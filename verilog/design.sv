==> flow/design.v <==
module Int_SQRT_Calculator (
 input Clk,
 input Reset,
 input S,
 input [7:0] X,
  output reg [7:0] sqrt,
 ); 
 reg [2:0] Current_State, Next_State;
parameter T0 = 3'b000, T1 = 3'b001, T2 = 3'b010, T3 = 3'b011,T4=3'b100;
  reg [7:0]a,d;
   reg [8:0]q;
  always @( q,a,S,Current_State)
 begin
case (Current_State)
  T0:Next_State=S?T1:T0;
  T1:Next_State = T2;
  T2:Next_State = q>a ? T3:T1;
  T3:  Next_State = T4;
  default: Next_State = T0;
endcase
end
always @(negedge Reset, posedge Clk)
begin
  if (Reset == 0) Current_State <= T0;
else Current_State <= Next_State;
end
always @(posedge Clk)
begin
case (Current_State)
T0: if(S)
begin
a = X;
q = 1;
d = 3;
end
T1: q =q+d;
T2: d = d+2;
T3: d=d>>1;
T4:sqrt=d-1;
endcase
end
endmodule
# ---- From RTL to reports: Int_SQRT_Calculator
# What the tools print for Int_SQRT_Calculator, step after step.
# Lines are those of the file above, counted from 1.
# The mark - stands for no value.
dict set report inputs {
  top {Int_SQRT_Calculator}
  clock {Clk}
  lib {sky130hd}
  lib_corner {tt_025C_1v80}
}

# ---- Word level
# Counts by Yosys on the flattened word-level netlist (proc, flatten, opt, wreduce; memories kept). Register bits leave out memories and registers merged into their read ports (data or address). Print and check cells are left out. Cells with the same type and inputs are merged into one.
dict set report classes {
  add_sub_neg 3
  cmp 1
  n_eq 5
  muxes 7
  reduce_and_logical 6
}
# cell n
set op_table {}
lappend op_table {{8-bit case mux with 3-bit select} 1}
lappend op_table {{9-bit case mux with 2-bit select} 1}
lappend op_table {{3-bit case mux with 4-bit select} 1}
lappend op_table {{9-bit by 8-bit adder with 9-bit output} 1}
lappend op_table {{9-bit by 8-bit greater-than comparator with 1-bit output} 1}
lappend op_table {{9-bit 2-to-1 mux} 1}
lappend op_table {{8-bit by 1-bit subtractor with 8-bit output with constant B} 1}
lappend op_table {{8-bit by 2-bit adder with 8-bit output with constant B} 1}
lappend op_table {{8-bit 2-to-1 mux} 1}
lappend op_table {{2-bit AND reduction} 3}
lappend op_table {{3-bit by 2-bit equality test with 1-bit output with constant B} 2}
lappend op_table {{3-bit by 1-bit equality test with 1-bit output with constant B} 1}
lappend op_table {{3-bit equality test with constant B} 1}
lappend op_table {{3-bit zero test} 1}
lappend op_table {{3-bit nonzero test} 1}
lappend op_table {{2-bit != test with constant B} 1}
lappend op_table {{2-bit nonzero test} 1}
lappend op_table {{2-bit 2-to-1 mux} 1}
lappend op_table {{1-bit 2-to-1 mux} 1}
dict set report word_totals {
  ff_bits 36
  input_bits 11
  out_inout_bits 8
  elab_cells 27
}

# ---- Longest topological paths
# Longest topological path by Yosys (ltp), each cell counted once; first at word level (registers and memories cut), then after technology mapping (sequential cells cut; the memories' decode and read muxes count).
dict set report logic_depth {
  ltp_word 3
  abc_area 0
  ltp_mapped 6
  mapped_depth_nobuf 6
}

# ---- Mapped cells and area
# Source: synth_stat.txt of the flow (Yosys; design flattened, memories mapped). It holds for the ABC_AREA given above (unset counts as 0); a run with the other value may have another netlist.
# The area totals of this step are shown rounded.
# cell_type n area_total_um2
set by_type {}
lappend by_type {sky130_fd_sc_hd__edfxtp_1 33 990.95}
lappend by_type {sky130_fd_sc_hd__ha_1 20 250.24}
lappend by_type {sky130_fd_sc_hd__dfrtp_1 4 100.096}
lappend by_type {sky130_fd_sc_hd__o21ai_0 14 70.067}
lappend by_type {sky130_fd_sc_hd__inv_1 17 63.811}
lappend by_type {sky130_fd_sc_hd__xnor2_1 6 52.55}
lappend by_type {sky130_fd_sc_hd__xor2_1 6 52.55}
lappend by_type {sky130_fd_sc_hd__nand2_1 12 45.043}
lappend by_type {sky130_fd_sc_hd__dfstp_2 1 26.275}
lappend by_type {sky130_fd_sc_hd__nor2_1 7 26.275}
lappend by_type {sky130_fd_sc_hd__a211oi_2 2 25.024}
lappend by_type {sky130_fd_sc_hd__a21oi_1 5 25.024}
lappend by_type {sky130_fd_sc_hd__nand2b_1 4 25.024}
lappend by_type {sky130_fd_sc_hd__nand3_1 5 25.024}
lappend by_type {sky130_fd_sc_hd__nor3_1 5 25.024}
lappend by_type {sky130_fd_sc_hd__a211oi_1 3 22.522}
lappend by_type {sky130_fd_sc_hd__fa_1 1 20.019}
lappend by_type {sky130_fd_sc_hd__mux2i_1 2 20.019}
# Not listed: further types 24, cells in them 40.
dict set report synth_totals {
  stdcells 187
  mapped_area_um2 2136
  seqArea_um2 1117
  ffs 38
  n_buf 5
}

# ---- Path before layout
# OpenSTA on the mapped netlist: ideal clock, no wires. The path of least setup slack (recovery checks aside). Input and output delay are each 20% of the period. Register names are those of the netlist, which keeps one name where synthesis merged equal registers.
dict set report synth_path {
  path_type {register to register}
  from {register d[0]}
  to {register q[6]}
  tclk_ns 3.51
  setup_time_ns 0.268
  launch_ns 0.000
  t_arrival_ns 1.655
  t_required_ns 3.242
  setup_slack_ns 1.587
  delay_ns 1.923
  stages 7
  n_path_buf 0
  synth_period_reached_ns 1.923
}
# "delay_ns" = arrival - input delay + setup time.
# "stages" counts driving pins, that of a launching flip-flop among them; a cell with two outputs on the path counts twice.
# "synth_period_reached_ns" = period - worst setup slack (recovery checks aside). The figure is calculated, with input and output delays left at 20% of the set period.
# The rows between start and end are the longest chain of elaborated cells between them; the timing report does not say that the signal goes this way. Where chains are equally long, one stands for them.
# A line is the first line of the expression or statement that the cell stems from. Yosys adds cells for indexed reads and writes and turns some case tables into memories.
# At most two assigning lines are given for a register; there are more.
dict set report synth_between {
  path_cell_list {sky130_fd_sc_hd__edfxtp_1 sky130_fd_sc_hd__ha_1 sky130_fd_sc_hd__fa_1 sky130_fd_sc_hd__a211oi_2 sky130_fd_sc_hd__o21bai_1 sky130_fd_sc_hd__mux2_2 sky130_fd_sc_hd__o311ai_1}
  elab_chain_len 2
  cone_cells 2
  cone_lines 2
  classes_between {add/sub (1); mux (1)}
}
# item line_no
set synth_rtl {}
lappend synth_rtl {{start: declaration} 10} ;# reg [7:0]a,d;
lappend synth_rtl {{start: assignment} 37} ;# T2: d = d+2;
lappend synth_rtl {{start: assignment} 38} ;# T3: d=d>>1;
lappend synth_rtl {{9-bit by 8-bit adder with 9-bit output} 36} ;# T1: q =q+d;
lappend synth_rtl {{9-bit case mux with 2-bit select} 29} ;# case (Current_State)
lappend synth_rtl {{end: assignment} 33} ;# q = 1;
lappend synth_rtl {{end: assignment} 36}
lappend synth_rtl {{end: declaration} 11} ;# reg [8:0]q;

# ---- Path in the finished layout
# Path of least setup slack in the final report of job 1 (OpenROAD, finished layout, wires in). Where an end is a register, its clock arrival counts in the times.
dict set report layout_path {
  path_type {register to register}
  from {register d[4]}
  to {register q[7]}
  tclk_ns 2.68
  setup_time_ns 0.24
  launch_ns 0.30
  t_arrival_ns 2.32
  t_required_ns 2.73
  setup_slack_ns 0.41
  stages 6
  n_path_buf 0
}
# The rows between start and end are the longest chain of elaborated cells between them; the timing report does not say that the signal goes this way. Where chains are equally long, one stands for them.
# At most two assigning lines are given for a register; there are more.
dict set report layout_between {
  path_cell_list {sky130_fd_sc_hd__edfxtp_1 sky130_fd_sc_hd__ha_1 sky130_fd_sc_hd__nor4_1 sky130_fd_sc_hd__o21ai_0 sky130_fd_sc_hd__and3_1 sky130_fd_sc_hd__o21a_1}
  elab_chain_len 2
  cone_cells 2
  cone_lines 2
  classes_between {add/sub (1); mux (1)}
}
# item line_no
set layout_rtl {}
lappend layout_rtl {{start: declaration} 10} ;# reg [7:0]a,d;
lappend layout_rtl {{start: assignment} 37} ;# T2: d = d+2;
lappend layout_rtl {{start: assignment} 38} ;# T3: d=d>>1;
lappend layout_rtl {{9-bit by 8-bit adder with 9-bit output} 36} ;# T1: q =q+d;
lappend layout_rtl {{9-bit case mux with 2-bit select} 29} ;# case (Current_State)
lappend layout_rtl {{end: assignment} 33} ;# q = 1;
lappend layout_rtl {{end: assignment} 36}
lappend layout_rtl {{end: declaration} 11} ;# reg [8:0]q;

; Int_SQRT_Calculator through Yosys and OpenROAD on sky130hd: 2 stored runs, unordered, with their settings and measured results. The constraints put input and output delay at 20% of the set period each and load the outputs with 0.01 pF.
; "timing.achieved_period_ns" is the run's clock period less its worst setup slack. It is reckoned from that one timing run; input and output delays stay at 20% of the period that was set.
; "worst_setup_path_time_ns" means the part of the period allowed to the worst setup path (the constraints hold back 20% at inputs and 20% at outputs) less its slack; where the path has registers, the arrival times of their clocks count too.
; "power_total_mw": no workload was simulated; the value follows from the tool's default switching activity.
; Results are given in rounded form.

[job 1: settings]
period_ns = 2.68
CORE_UTILIZATION = 19
SETUP_SLACK_MARGIN = 0.2
PLACE_DENSITY = 0.92
CELL_PAD_IN_SITES_GLOBAL_PLACEMENT = 0
CELL_PAD_IN_SITES_DETAIL_PLACEMENT = 2
GPL_TIMING_DRIVEN = 1
GPL_ROUTABILITY_DRIVEN = 0
CTS_CLUSTER_SIZE = 61
CAP_MARGIN = 20
CORE_MARGIN = 2
SLEW_MARGIN = 20
[job 1: results]
power_total_mw = 2.962
worst_setup_path_time_ns = 2.27
critical_path_type = register to register
final_setup_ws_ns = 0.411
post_route_util_pct = 23.6
design.die.area_um2 = 12110
cell_area_final_um2 = 2574
post_synth_area_um2 = 2136
timing.achieved_period_ns = 2.269
fin_tns_ns = 0.000

[job 2: settings]
period_ns = 2.79
CORE_UTILIZATION = 66
SETUP_SLACK_MARGIN = 0.27
PLACE_DENSITY = 0.63
CORE_MARGIN = 8
TNS_END_PERCENT = 20
ABC_AREA = 0
CTS_CLUSTER_SIZE = 40
CTS_CLUSTER_DIAMETER = 252
MAX_ROUTING_LAYER = met4
CAP_MARGIN = 20
SLEW_MARGIN = 20
[job 2: results]
power_total_mw = 2.803
worst_setup_path_time_ns = 2.09
critical_path_type = register to register
final_setup_ws_ns = 0.704
post_route_util_pct = 80.2
design.die.area_um2 = 5312
cell_area_final_um2 = 2470
post_synth_area_um2 = 2136
timing.achieved_period_ns = 2.086
fin_tns_ns = 0.000
